==> flow/design.v <==
`timescale 1ns / 1ps
module alu32 (	input logic [31:0] a, b,
				input logic[2:0] ALUop,
				output logic [31:0] d,
				output logic Cout, V, 
				output logic Z);
    assign Z = (d == 0);
    always_comb  begin  
        Cout = 0;
        V = 1'bx;
        d = 0;   
        case (ALUop)
            3'b000: begin 
                d = a + b;
                V = (a[31] & b[31] & !d[31]) | (!a[31] & !b[31] & d[31]);  
                if(a[31] & b[31] & !d[31]) Cout = 1'b1; end  
            3'b001:
                if(b < 31) d = a << b;  
                else d = a;
            3'b111:
                d = a & b;  
        endcase
  end
endmodule
module alupipe (
    input logic [31:0] RD1, RD2,
    input logic [2:0] INop,
    input logic clk,
    output logic [31:0] WD
);
    logic [31:0] a, b, d;
    logic [2:0] ALUop;
    logic c, v, z;
    register #(32) A (.clk(clk), .D(RD1), .Q(a));
    register #(32) B (.clk(clk), .D(RD2), .Q(b));
    register #(3)  C (.clk(clk), .D(INop), .Q(ALUop));
    register #(32) D (.clk(clk), .D(d), .Q(WD));
    alu32 ALU (
        .a(a), 
        .b(b), 
        .ALUop(ALUop), 
        .d(d),
        .Cout(c), 
        .V(v), 
        .Z(z)
    );
endmodule
module regalu (
    input logic clk,
    input logic [4:0] RR1, RR2, WR,
    input logic [2:0] INop,
    output logic [31:0] RD1, RD2, WD
);
    logic [4:0] WRX, WRM;
    regfile rf (
        .clk(clk),
        .Read1(RR1),
        .Read2(RR2),
        .Write(WRM),
        .WD(WD),
        .RD1(RD1),
        .RD2(RD2)
    );
    register #(5) X (.clk(clk), .D(WR), .Q(WRX));
    register #(5) M (.clk(clk), .D(WRX), .Q(WRM));
    alupipe alu (
        .RD1(RD1),
        .RD2(RD2),
        .INop(INop),
        .clk(clk),
        .WD(WD)
    );
endmodule
`timescale 1ns / 1ps
module regfile (
    input logic clk,
    input logic [4:0] Read1, Read2, Write,
    input logic [31:0] WD,
    output logic [31:0] RD1, RD2
);
    logic [31:0] registers [31:0];
    initial begin
        integer i;
        for (i = 0; i < 32; i = i + 1) begin
            registers[i] = i;
        end
    end
    always_ff @(negedge clk) begin
        if(Write != 5'd0) begin
	       registers[Write] = WD;
        end
    end
    always_ff @(negedge clk) begin
        RD1 = (Read1 == 5'd0) ? 32'd0 : registers[Read1]; 
        RD2 = (Read2 == 5'd0) ? 32'd0 : registers[Read2];
    end
endmodule
module register #(parameter rsize = 32) 
          (input logic clk,
		   input logic [rsize-1:0] D,
		   output logic [rsize-1:0] Q);
    always @(posedge clk) begin
		Q <= D;
    end
endmodule
Tool chain data of regalu
What the tools print for regalu, step after step.
Lines are those of the file above, counted from 1.
Cell names lack the library's common part.
The mark -- stands for no value.
Inputs
  top module: regalu
  clock: clk
  cell library: sky130hd
  library corner: tt_025C_1v80

Word level
Source: Yosys, flattened and elaborated, memories not mapped. Widths are those after wreduce; folded enables and synchronous resets count as part of the registers. Registers that Yosys merges into a memory's read port (data or address) are not register bits. Print and check cells do not count. Equal cells are merged and count once.
Yosys's memory passes give these memory sizes; they may raise the number of words (mostly to a power of two), join words into wider ones and drop unused or constant bits.
Word-level totals
  flip-flop bits (word level): 109
  memory bits (writable): 1024
  word width x clocked read ports: 64
  memory cells: 1
  input port bits: 19
  output and inout port bits: 96
  cells after elaboration: 22
Cells by class
  add/sub/neg operators: 1
  magnitude comparators: 1
  equality and inequality tests: 2
  shift-type cells: 1
  multiplexer cells: 5
  bitwise logic cells: 1
  reductions and logical operators: 4
Memories
  rf.registers: depth 32, bits a word 32, read ports 2, wr ports 1, line 81  | logic [31:0] registers [31:0];
Operators by type and width (number)
  32-bit case mux with 3-bit select: 1
  32-bit two-way mux: 2
  32-bit adder: 1
  32-bit bitwise AND: 1
  32-bit by 32-bit << shifter with 32-bit output: 1
  32-bit by 5-bit less-than comparator with 1-bit output (second input constant): 1
  5-bit logical NOT: 2
  5-bit nonzero test: 1
  5-bit two-way mux: 1
  3-bit by 1-bit equality test with 1-bit output (second input constant): 1
  3-bit equality test (second input constant): 1
  3-bit logical NOT: 1
  1-bit two-way mux: 1

Longest topological paths
Yosys ltp: most cells in a row. Word level: on the elaborated netlist, between registers, memories and ports. Mapped: between sequential cells and ports; inverters and the memories' decode and read muxes count.
Depth
  word-level depth: 3
  ABC_AREA: 0
  mapped depth: 12
  gate-level depth less buffers: 10

Mapped cells and area
The flow's flattened synthesis, as Yosys stat reports it; memories are mapped. The netlist is that of the ABC_AREA named above (0 if unset); the other value can give another one.
Synthesis totals
  mapped cells: 2784
  chip area (Yosys): 54845.1 um^2
  sequential part of the area: 34212.8 um^2
  flip-flop cells: 1197
  buffers: 207
Cell types
  edfxtp_1: number 1024, area in all 3.07E+04 um^2
  mux4_2: number 664, area in all 1.5E+04 um^2
  dfxtp_1: number 173, area in all 3.46E+03 um^2
  mux2i_1: number 99, area in all 990.95 um^2
  nor2_1: number 139, area in all 521.75 um^2
  clkbuf_1: number 122, area in all 457.939 um^2
  ha_1: number 32, area in all 400.384 um^2
  buf_2: number 65, area in all 325.312 um^2
  nand2_1: number 70, area in all 262.752 um^2
  a21oi_1: number 45, area in all 225.216 um^2
  o21ai_0: number 44, area in all 220.211 um^2
  mux2_2: number 17, area in all 191.434 um^2
  a22oi_1: number 13, area in all 97.594 um^2
  o211ai_1: number 13, area in all 97.594 um^2
  xor2_1: number 10, area in all 87.584 um^2
  nor3_1: number 16, area in all 80.077 um^2
  a211oi_1: number 10, area in all 75.072 um^2
  a21o_1: number 10, area in all 75.072 um^2
Other cell types: 62; their cells: 218.
By module: a second synthesis without flattening, with its own total; a netlist apart from the flattened one above.
Unflattened totals
  cell total of the unflattened synthesis: 3353
  area total of the unflattened synthesis: 55893.6 um^2
Rows give one instance, submodules left out.
Modules
  regfile: times used 1, cells 2600, area 49132.1 um^2, seq. area 32030.7 um^2
  alu32: times used 1, cells 644, area 4579.4 um^2, seq. area 0.0 um^2
  register (rsize=32): times used 3, cells 32, area 640.6 um^2, seq. area 640.6 um^2
  register (rsize=5): times used 2, cells 5, area 100.1 um^2, seq. area 100.1 um^2
  register (rsize=3): times used 1, cells 3, area 60.1 um^2, seq. area 60.1 um^2
  alupipe: times used 1, cells 0, area 0.0 um^2, seq. area 0.0 um^2
  regalu: times used 1, cells 0, area 0.0 um^2, seq. area 0.0 um^2

==> results <==
2 stored runs of regalu in the flow (synthesis by Yosys, layout by OpenROAD, sky130hd cells), in arbitrary order. Constraints: input delay and output delay 20% of the set period each, output load 0.01 pF.
"finish__power__total" is the tool's figure for a default switching activity; nothing was simulated.

settings of run 1
{
  "period_ns": 7.83,
  "CORE_UTILIZATION": 42,
  "SETUP_SLACK_MARGIN": 0.56,
  "PLACE_DENSITY": 0.9,
  "CORE_ASPECT_RATIO": 1.21,
  "CELL_PAD_IN_SITES_GLOBAL_PLACEMENT": 2,
  "TNS_END_PERCENT": 80,
  "CTS_CLUSTER_SIZE": 33,
  "SLEW_MARGIN": 15,
  "CAP_MARGIN": 20,
  "CORE_MARGIN": 2
}
report of run 1
yosys chip area after synthesis (um^2): 54845.1
finish__design__die__area: 133503.0
finish__design__instance__area__stdcell: 67757.5
finish__design__instance__utilization: 0.5238
finish__timing__setup__ws: 0.563
finish__timing__setup__tns: 0.000
finish__timing__hold__ws: 0.328
finish__power__total: 1.809e-02

settings of run 2
{
  "period_ns": 6.87,
  "SETUP_SLACK_MARGIN": 1.27,
  "CAP_MARGIN": 20,
  "CORE_MARGIN": 2,
  "CORE_UTILIZATION": 40,
  "SLEW_MARGIN": 20
}
report of run 2
yosys chip area after synthesis (um^2): 54845.1
finish__design__die__area: 140089.0
finish__design__instance__area__stdcell: 72793.6
finish__design__instance__utilization: 0.5360
finish__timing__setup__ws: 0.720
finish__timing__setup__tns: 0.000
finish__timing__hold__ws: 0.331
finish__power__total: 2.175e-02
